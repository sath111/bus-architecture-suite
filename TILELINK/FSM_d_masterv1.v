==> flow/design.v <==
module FSM_d_masterv1 #(
    parameter band_width = 3
)
(
    input clk, rst_n,
    input i_empty_FIFO_request,
    output reg o_pop_FIFO_request,
    input [36:0] i_read_request,
    output reg o_ren,
    output reg [31:0] o_read_address,
    input s_d_ready,
    output reg s_d_valid,
    output reg [36:0] o_header
);
localparam IDLE = 0,
           READ_BURST = 1;
reg state, next_state;
reg [36:0] reg_read_request;
always @(posedge clk or negedge rst_n) begin
    if(!rst_n) begin
        reg_read_request <= 0;
        o_pop_FIFO_request <= 1'b0;
    end
    else begin
        if(i_empty_FIFO_request && state == IDLE) begin
            reg_read_request <= i_read_request;
            o_pop_FIFO_request <= 1'b1;
        end
        else begin
            o_pop_FIFO_request <= 1'b0;
        end
    end
end
wire [2:0] opcode;
wire [2:0] size;
wire [3:0] mark;
wire [26:0] address;
assign opcode = reg_read_request[36:34];
assign size = reg_read_request[33:31];
assign mark = reg_read_request[30:27];
assign address = reg_read_request[26:0];
wire [3:0] beat;
wire [3:0] cnt_read_burst;
assign beat = ({1'b0, size}) - ({1'b0, band_width});
assign cnt_read_burst = (beat >= 0) ? ((1 << beat)) : 1;
reg [3:0] cnt;
always @(*) begin
    case(state)
        IDLE: next_state = (i_empty_FIFO_request) ? READ_BURST : IDLE;
        READ_BURST: next_state = (opcode == 0 || cnt == cnt_read_burst) ? IDLE : READ_BURST;
    endcase
end
always @(posedge clk or negedge rst_n) begin
    if(!rst_n) begin
        state <= IDLE;
    end
    else begin
        state <= next_state;
    end
end
reg [5:0] offset;
always @(posedge clk or negedge rst_n) begin
    if(!rst_n) begin
        cnt <= 0;
    end
    else begin
        if(state == READ_BURST && opcode == 1 && s_d_ready && cnt != cnt_read_burst) begin
            cnt <= cnt + 1;
        end
        else if(cnt == cnt_read_burst || state == IDLE) begin
            cnt <= 0;
        end
    end
end
always @(*) begin
    offset = cnt << 3;
end
always @(*) begin
    if(state == READ_BURST && opcode == 1 && cnt != cnt_read_burst && s_d_ready) begin
        o_ren <= 1'b1;
        o_read_address <= {address, offset};
    end
    else begin
        o_ren <= 1'b0;
        o_read_address <= 32'd0; 
    end
end
always @(posedge clk or negedge rst_n) begin
    if(!rst_n) begin
        s_d_valid <= 0;
    end
    else begin
        if((state == READ_BURST) && s_d_ready && cnt != cnt_read_burst) begin
            s_d_valid <= 1;
        end
        else begin
            s_d_valid <= 0;
        end
    end
end
always @(posedge clk or negedge rst_n) begin
    if(!rst_n) begin
        o_header <= 0;
    end
    else begin
        if((opcode == 0 || opcode == 1) && s_d_ready ) begin
            o_header =  {opcode, size, mark, address};
        end
    end
end
endmodule
Tool chain data of FSM_d_masterv1
What the tools print for FSM_d_masterv1, step after step. Lines are those of the file above, counted from 1. Operators carry their Yosys type and port widths (W data, S select, Z words). Cell names lack the library's common part. A cell with - has no value.

Design top: FSM_d_masterv1. Clock: clk. Standard-cell library: sky130hd. Library corner: tt_025C_1v80.

Elaborated design
Source: Yosys, flattened and elaborated, memories not mapped. Widths are those after wreduce. Registers that Yosys merges into a memory's read port (data or address) are not register bits. Print and check cells do not count. Equal cells are merged and count once.

The figure for cells after elaboration is 38. Output and inout port bits: 72. The entry for register bits reads 81.

$lt $le $gt $ge: 1. For shift-type cells the number is 1. For multiplexer cells the number is 10. The entry for equality and inequality tests reads 3. Under bitwise operators stands 1. For reduce/logical cells the number is 14. Add/sub/neg operators: 2.

Operators with widths (count): $mux W32 (1); $mux W4 (3); $logic_and A1 B1 Y1 (9); $mux W1 (5); $shl A2 B4 Y4 const A (1); $sub A3 B2 Y4 const B (1); $add A4 B1 Y4 const B (1); $ge A4 B1 Y1 const B (1); $eq A4 B4 Y1 (1); $ne A4 B4 Y1 (1); $logic_or A1 B1 Y1 (3); $eq A3 B1 Y1 const B (1); $logic_not A3 Y1 (1); $reduce_bool A2 Y1 (1); $pmux W1 S2 (1); $not A1 Y1 (1).

Depth
Yosys ltp: most cells in a row. Word level: on the elaborated netlist, between registers, memories and ports. Mapped: between sequential cells and ports; inverters and the memories' decode and read muxes count.

For depth after elaboration the number is 7. ABC_AREA: 0. The entry for depth in mapped cells reads 6. The figure for mapped depth without buffers is 5.

After synthesis
Yosys stat after the flow's synthesis: flattened, memories mapped to cells. It holds for the ABC_AREA given above (unset counts as 0); a run with the other value may have another netlist. Totals and module areas in this step are rounded.

For area of sequential cells the number is 2030 um^2. The entry for flip-flop cells reads 81. Under buffer cells stands 25. The figure for mapped area is 3710 um^2. Under cell count stands 276.

Cells by type (count): dfrtp_1 (81); mux2_2 (72); a21oi_2 (31); nand3_1 (30); buf_6 (6); buf_2 (9); ha_1 (3); a211oi_1 (4); clkbuf_1 (7); xor2_1 (3); buf_4 (3); a211oi_4 (1); nor2b_1 (3); xnor2_1 (2); nand2_1 (4); nor3b_1 (2); nor4_2 (1); a21oi_1 (2).

Not listed: further types 12, cells in them 12.

Worst setup path after synthesis
Path of least setup slack by OpenSTA after synthesis, without wires, with an ideal clock, recovery checks aside; 20% of the period is set as input and as output delay. Where synthesis merged equal registers, the netlist keeps one of their names.

Path type: register -> output. Start point: register reg_read_request[31]. End point: output o_read_address[10]. Path buffers: 1. Slack: 0.896 ns. The figure for external output delay is 0.658 ns. For delay of the path the number is 1.736 ns. Period: 3.29 ns. Under driving pins on the path stands 7. The figure for data arrival time is 1.736 ns. The figure for synthesis period reached is 2.394 ns.

"delay of the path" = arrival - input delay + setup time. A path that ends at an output port has no setup time. "driving pins on the path": output pins that drive a net of the path, with the launching flip-flop's if there is one; two outputs of one cell count as two. "synthesis period reached" is the clock period less the worst setup slack; recovery checks do not enter. This is arithmetic on one report: input and output delays are still those of the set period (20% each). The rows between start and end are the longest chain of elaborated cells between them; the timing report does not say that the signal goes this way. Where chains are equally long, one stands for them. Each line given opens the expression or statement behind the cell; cells for indexed reads and writes are added by Yosys, which also makes memories of some case tables.

Cells stage by stage: dfrtp_1 ha_1 nor3b_1 nor4_2 a211oi_4 buf_6 a21oi_2. The entry for cells in the longest elaborated chain reads 7. Elaborated cells on any way between the ends: 8. Classes of those cells: add/sub: 1; compare: 1; eq/ne: 1; shift: 1; mux: 2; reduce/logical: 2.

Ends and longest elaborated chain, post-synthesis: start, declared (RTL line 18) `reg [36:0] reg_read_request;`; start, assigned (RTL line 21) `reg_read_request <= 0;`; start, assigned (RTL line 26) `reg_read_request <= i_read_request;`; $sub A3 B2 Y4 (RTL line 44) `assign beat = ({1'b0, size}) - ({1'b0, band_width});`; $ge A4 B1 Y1 (RTL line 45) `assign cnt_read_burst = (beat >= 0) ? ((1 << beat)) : 1;`; $mux W4 (RTL line 45); $ne A4 B4 Y1 (RTL line 79) `if(state == READ_BURST && opcode == 1 && cnt != cnt_read_burst && s_d_ready) begin`; $logic_and A1 B1 Y1 x2 (RTL line 79); $mux W32 (RTL line 79); end, declared (RTL line 10) `output reg [31:0] o_read_address,`.

Path in the finished layout
Path of least setup slack in the final report of run A (OpenROAD, finished layout, wires in). Where an end is a register, its clock arrival counts in the times.

Path type: register -> output. Start point: register reg_read_request[32]. End point: output o_read_address[16]. Slack: -0.13 ns. The figure for external output delay is 0.50 ns. The figure for data arrival time is 2.14 ns. Path buffers: 3. Under driving pins on the path stands 9. Period: 2.52 ns.

The rows between start and end are the longest chain of elaborated cells between them; the timing report does not say that the signal goes this way. Where chains are equally long, one stands for them.

Cells stage by stage: dfrtp_2 ha_4 and3b_2 nor4_4 a211oi_4 buf_6 buf_12 a21oi_2 buf_2. The entry for cells in the longest elaborated chain reads 7. Elaborated cells on any way between the ends: 8. Classes of those cells: add/sub: 1; compare: 1; eq/ne: 1; shift: 1; mux: 2; reduce/logical: 2.

Ends and longest elaborated chain, post-layout: start, declared (RTL line 18) `reg [36:0] reg_read_request;`; start, assigned (RTL line 21) `reg_read_request <= 0;`; start, assigned (RTL line 26) `reg_read_request <= i_read_request;`; $sub A3 B2 Y4 (RTL line 44) `assign beat = ({1'b0, size}) - ({1'b0, band_width});`; $ge A4 B1 Y1 (RTL line 45) `assign cnt_read_burst = (beat >= 0) ? ((1 << beat)) : 1;`; $mux W4 (RTL line 45); $ne A4 B4 Y1 (RTL line 79) `if(state == READ_BURST && opcode == 1 && cnt != cnt_read_burst && s_d_ready) begin`; $logic_and A1 B1 Y1 x2 (RTL line 79); $mux W32 (RTL line 79); end, declared (RTL line 10) `output reg [31:0] o_read_address,`.

# Flow runs of FSM_d_masterv1

Top module FSM_d_masterv1; platform sky130hd; tools Yosys and OpenROAD; 2 stored runs in no particular order. Input and output delays are each 20% of the period that was set; the output load is 0.01 pF. "reached clock period" means the clock period less the worst setup slack. The figure is calculated, with input and output delays left at 20% of the set period. "critical setup path time" means the part of the period allowed to the worst setup path (the constraints hold back 20% at inputs and 20% at outputs) less its slack; where the path has registers, the arrival times of their clocks count too. "total power after layout" is the tool's figure for a default switching activity; nothing was simulated. The results are shown rounded.

Run A has these settings: period_ns 2.52; CORE_UTILIZATION 53; SETUP_SLACK_MARGIN 0.08; CORE_ASPECT_RATIO 1.53; CORE_MARGIN 9; ABC_AREA 0; GPL_TIMING_DRIVEN 1; GPL_ROUTABILITY_DRIVEN 0; CAP_MARGIN 40; MAX_ROUTING_LAYER met4; SLEW_MARGIN 20. The post-synthesis cell area is 3710 um^2. The total die area comes to 10400 um^2. For the standard-cell area after layout the run shows 5270 um^2. The measured utilization is 77.9 %. The measured setup slack of the worst path is -0.129 ns. The measured post-route setup TNS is -3.12 ns. The total power after layout comes to 6.55 mW. The reached clock period stands at 2.649 ns. The critical setup path time reads 2.14 ns. Class of the worst setup path: register -> output.

Run B has these settings: period_ns 1.58; CORE_UTILIZATION 48; PLACE_DENSITY_LB_ADDON 0.08; HOLD_SLACK_MARGIN 0.19; CORE_ASPECT_RATIO 0.6; TNS_END_PERCENT 90; ABC_AREA 1; GPL_TIMING_DRIVEN 1; CTS_CLUSTER_SIZE 100; CTS_CLUSTER_DIAMETER 128; CAP_MARGIN 20; CORE_MARGIN 2; SLEW_MARGIN 20. The post-synthesis cell area is 3380 um^2. The total die area comes to 7760 um^2. For the standard-cell area after layout the run shows 5430 um^2. The measured utilization is 80.3 %. The measured setup slack of the worst path is -0.818 ns. The measured post-route setup TNS is -24.5 ns. The total power after layout comes to 8.76 mW. The reached clock period stands at 2.398 ns. The critical setup path time reads 2.08 ns. Class of the worst setup path: register -> output.
