==> flow/design.v <==
module FSM_a_slavev1 #(
    parameter [2:0] band_width = 3
)
(
    input clk, rst_n,
    input m_a_valid,
    output reg m_a_ready,
    input [100:0] i_header,
    output reg o_wen,
    output reg [95:0] o_packet,  
    output reg [36:0] o_read_request,
    output reg o_push_request,
    input i_full_FIFO_request
);
wire [2:0] opcode;
wire [2:0] size;
wire [3:0] mark; 
wire [26:0] address;
wire [63:0] data;
assign opcode = i_header[100:98];
assign size = i_header[97:95];
assign mark = i_header[94:91];
assign address = i_header[90:64];
assign data = i_header[63:0];
wire [3:0] beat;
wire [3:0] cnt_push_burst;
assign beat = ({1'b0, size}) - ({1'b0, band_width});
assign cnt_push_burst = (beat >= 0) ? ((1 << beat)) : 3'd1;
reg [3:0] cnt;
reg [5:0] offset;
always @(posedge clk or negedge rst_n) begin
    if(!rst_n) begin
        cnt <= 1;
    end
    else begin
        if(m_a_valid) begin
            cnt <= cnt + 1;
            if(cnt == cnt_push_burst) begin
                cnt <= 0;
            end
        end
    end
end
always @(*) begin
    offset = (cnt - 1) << 3;
end
always @(*) begin
    m_a_ready = 0;
    if(m_a_valid) begin
        m_a_ready = 1;
    end
end
always @(*) begin
    o_wen = 1'b0;
    o_packet = 96'd0;
    if(m_a_valid && opcode == 0) begin
        o_wen = 1'b1;
        o_packet = {address, offset, data};
    end
end
always @(posedge clk or negedge rst_n) begin
    if(!rst_n) begin
        o_read_request <= 37'd0;
        o_push_request <= 0;
    end
    else begin
        if(opcode == 4 && i_full_FIFO_request) begin
            o_read_request <= {3'b001, size, mark, address};
            o_push_request <= 1'd1;
        end
        else if(opcode == 0 && cnt == cnt_push_burst && cnt != 0 && i_full_FIFO_request) begin
            o_read_request <= {3'd0, size, mark, address};
            o_push_request <= 1'd1;
        end
        else begin
            o_read_request <= 37'd0;
            o_push_request <= 1'd0;
        end
    end
end
endmodule
* Reports on FSM_a_slavev1
The steps from the RTL of FSM_a_slavev1 to its reports follow in flow order. Line numbers count from 1 in the design file above. Operators carry their Yosys type and port widths (W data, S select, Z words). Cell names lack the library's common part. The mark n/a stands for no value.
Design: top FSM_a_slavev1, clock clk, cell library sky130hd, timing corner tt_025C_1v80

* Elaborated design
Counts by Yosys on the flattened word-level netlist (proc, flatten, opt, wreduce; memories kept). Register bits leave out memories and registers merged into their read ports (data or address); mux counts leave out enables and synchronous resets folded into registers. Print and check cells are left out. Cells with the same type and inputs are merged into one.
Storage and ports: register bits 40, input bits 105, output and inout bits 136, elaborated cells 26
Operators by class: $add $sub $neg 3, magnitude comparators 1, eq/ne operators 2, shift-type cells 1, multiplexer cells 9, reductions and logical operators 7
Operators with widths (number):
- $mux W96 | 1
- $mux W35 | 1
- $mux W34 | 1
- $mux W4 | 2
- $logic_and A1 B1 Y1 | 5
- $shl A1 B4 Y4 const A | 1
- $sub A3 B2 Y4 const B | 1
- $add A4 B1 Y4 const B | 1
- $ge A4 B1 Y1 const B | 1
- $eq A4 B4 Y1 | 1
- $reduce_bool A4 Y1 | 1
- $mux W1 | 4
- $sub A3 B1 Y3 const B | 1
- $eq A3 B3 Y1 const B | 1
- $logic_not A3 Y1 | 1

* Logic depth
Yosys ltp: most cells in a row. Word level: on the elaborated netlist, between registers, memories and ports. Mapped: between sequential cells and ports; inverters and the memories' decode and read muxes count.
Depth: depth in word-level cells 9, ABC_AREA 0, depth in mapped cells 7, mapped depth without buffers 5

* Mapped cells and area
Source: synth_stat.txt of the flow (Yosys; design flattened, memories mapped). It holds for the ABC_AREA given above (unset counts as 0); a run with the other value may have another netlist.
Cell types:
- dfrtp_1 | number 39, total area 975.936 um2
- and2_1 | number 64, total area 400.384 um2
- a211oi_2 | number 29, total area 362.848 um2
- inv_1 | number 39, total area 146.39 um2
- nor2_1 | number 32, total area 120.115 um2
- buf_4 | number 9, total area 67.565 um2
- buf_6 | number 5, total area 56.304 um2
- ha_1 | number 4, total area 50.048 um2
- a211oi_1 | number 5, total area 37.536 um2
- clkbuf_1 | number 10, total area 37.536 um2
- and3b_1 | number 3, total area 26.275 um2
- dfstp_2 | number 1, total area 26.275 um2
- buf_2 | number 5, total area 25.024 um2
- nor3b_1 | number 3, total area 22.522 um2
- a21oi_1 | number 4, total area 20.019 um2
- a2111oi_2 | number 1, total area 15.014 um2
- nand2_1 | number 4, total area 15.014 um2
- o21ai_0 | number 3, total area 15.014 um2
Other cell types: 19; their cells: 20.
Mapped netlist: mapped cells 280, mapped area 2576.2 um2, sequential part of the area 1002.2 um2, mapped flip-flops 40

* Worst setup path after synthesis
Source: OpenSTA report_checks on the synthesized netlist (no wires, ideal clock, input and output delay 20% of the period each), path of least setup slack; recovery checks are left aside. Register names are those of the netlist, which keeps one name where synthesis merged equal registers.
Timing post-synthesis: kind register -> register, start reg cnt[0], end reg o_read_request[10], clock period 1.89 ns, data arrival time 1.822 ns, slack -0.018 ns, delay of the path 1.909 ns, stages 7, synthesis period reached 1.908 ns
"delay of the path" is the arrival time less input delay plus setup time. "stages" counts driving pins, that of a launching flip-flop among them; a cell with two outputs on the path counts twice. "synthesis period reached" = period - worst setup slack (recovery checks aside). The figure is calculated, with input and output delays left at 20% of the set period. Between the ends stands the longest chain of elaborated cells between them, by number of cells; it is not shown to be the way that was timed. Of several equally long chains one is given. A line is the first line of the expression or statement that the cell stems from. Yosys adds cells for indexed reads and writes and turns some case tables into memories. A register here has more assigning lines than the two given.
On the way, post-synthesis: cell sequence dfstp_2 -> inv_1 -> ha_1 -> a2111oi_2 -> o22ai_2 -> buf_2 -> a211oi_2, length of the longest elaborated chain 6, elaborated cells on any way between the ends 7
RTL lines, path post-synthesis:
- start: declaration | RTL line 29 | reg [3:0] cnt;
- start: assignment | RTL line 33 | cnt <= 1;
- start: assignment | RTL line 37 | cnt <= cnt + 1;
- $eq A4 B4 Y1 | RTL line 71 | else if(opcode == 0 && cnt == cnt_push_burst && cnt != 0 && i_full_FIFO_request) begin
- $logic_and A1 B1 Y1 (3 in a row) | RTL line 71
- $mux W34 | RTL line 71
- $mux W35 | RTL line 67 | if(opcode == 4 && i_full_FIFO_request) begin
- end: assignment | RTL line 68 | o_read_request <= {3'b001, size, mark, address};
- end: assignment | RTL line 72 | o_read_request <= {3'd0, size, mark, address};
- end: declaration | RTL line 11 | output reg [36:0] o_read_request,

* Worst path after layout
From the final timing report of run 1: the path of least setup slack in the routed layout; clock arrival at registers is part of the times.
Timing after layout: kind input -> output, start in i_header[99], end out o_packet[87], clock period 2.47 ns, input delay 0.49 ns, output delay 0.49 ns, data arrival time 2.06 ns, slack -0.09 ns, stages 6
Between the ends stands the longest chain of elaborated cells between them, by number of cells; it is not shown to be the way that was timed. Of several equally long chains one is given.
On the way, after layout: cell sequence clkdlybuf4s50_1 -> nor2_2 -> nand3_2 -> buf_8 -> nor2_1 -> clkdlybuf4s50_1, length of the longest elaborated chain 3, elaborated cells on any way between the ends 3
RTL lines, path after layout:
- start: declaration | RTL line 8 | input [100:0] i_header,
- $logic_not A3 Y1 | RTL line 56 | if(m_a_valid && opcode == 0) begin
- $logic_and A1 B1 Y1 | RTL line 56
- $mux W96 | RTL line 56
- end: declaration | RTL line 10 | output reg [95:0] o_packet,

Lab notebook: FSM_a_slavev1

Measured results for FSM_a_slavev1: 2 stored runs of the Yosys and OpenROAD flow on sky130hd. The settings differ; the order carries no meaning. The constraints put input and output delay at 20% of the set period each and load the outputs with 0.01 pF.
"achieved clock period": clock period set for the run, less the worst setup slack. It is reckoned from that one timing run; input and output delays stay at 20% of the period that was set.
"critical path time" = time allowed to the worst setup path (clock period - input delay - output delay, where it has them) - its slack; a late launch clock adds to it, a late capture clock takes from it.

* Run 1 | settings: period_ns 2.47; CAP_MARGIN 20; CORE_MARGIN 2; CORE_UTILIZATION 40; SLEW_MARGIN 20 | results: final utilization 80.9%; total die area 7,098.9 um2; critical path time 1.57 ns; worst setup path type input -> output; standard-cell area of the final layout 5,079.9 um2; total negative slack on setup checks -0.719 ns; worst setup slack after layout -0.086 ns; synthesized cell area 2,576.2 um2; achieved clock period 2.556 ns
* Run 2 | settings: period_ns 3.23; CORE_UTILIZATION 21; SETUP_SLACK_MARGIN -0.1; PLACE_DENSITY 0.86; CORE_MARGIN 7; CELL_PAD_IN_SITES_GLOBAL_PLACEMENT 2; CTS_CLUSTER_SIZE 100; MAX_ROUTING_LAYER met4; CAP_MARGIN 20; SLEW_MARGIN 20 | results: total die area 15,565.1 um2; critical path time 1.79 ns; worst setup path type input -> output; achieved clock period 3.086 ns; total negative slack on setup checks 0.000 ns; worst setup slack after layout 0.144 ns; synthesized cell area 2,576.2 um2; final utilization 43.2%; standard-cell area of the final layout 5,192.5 um2
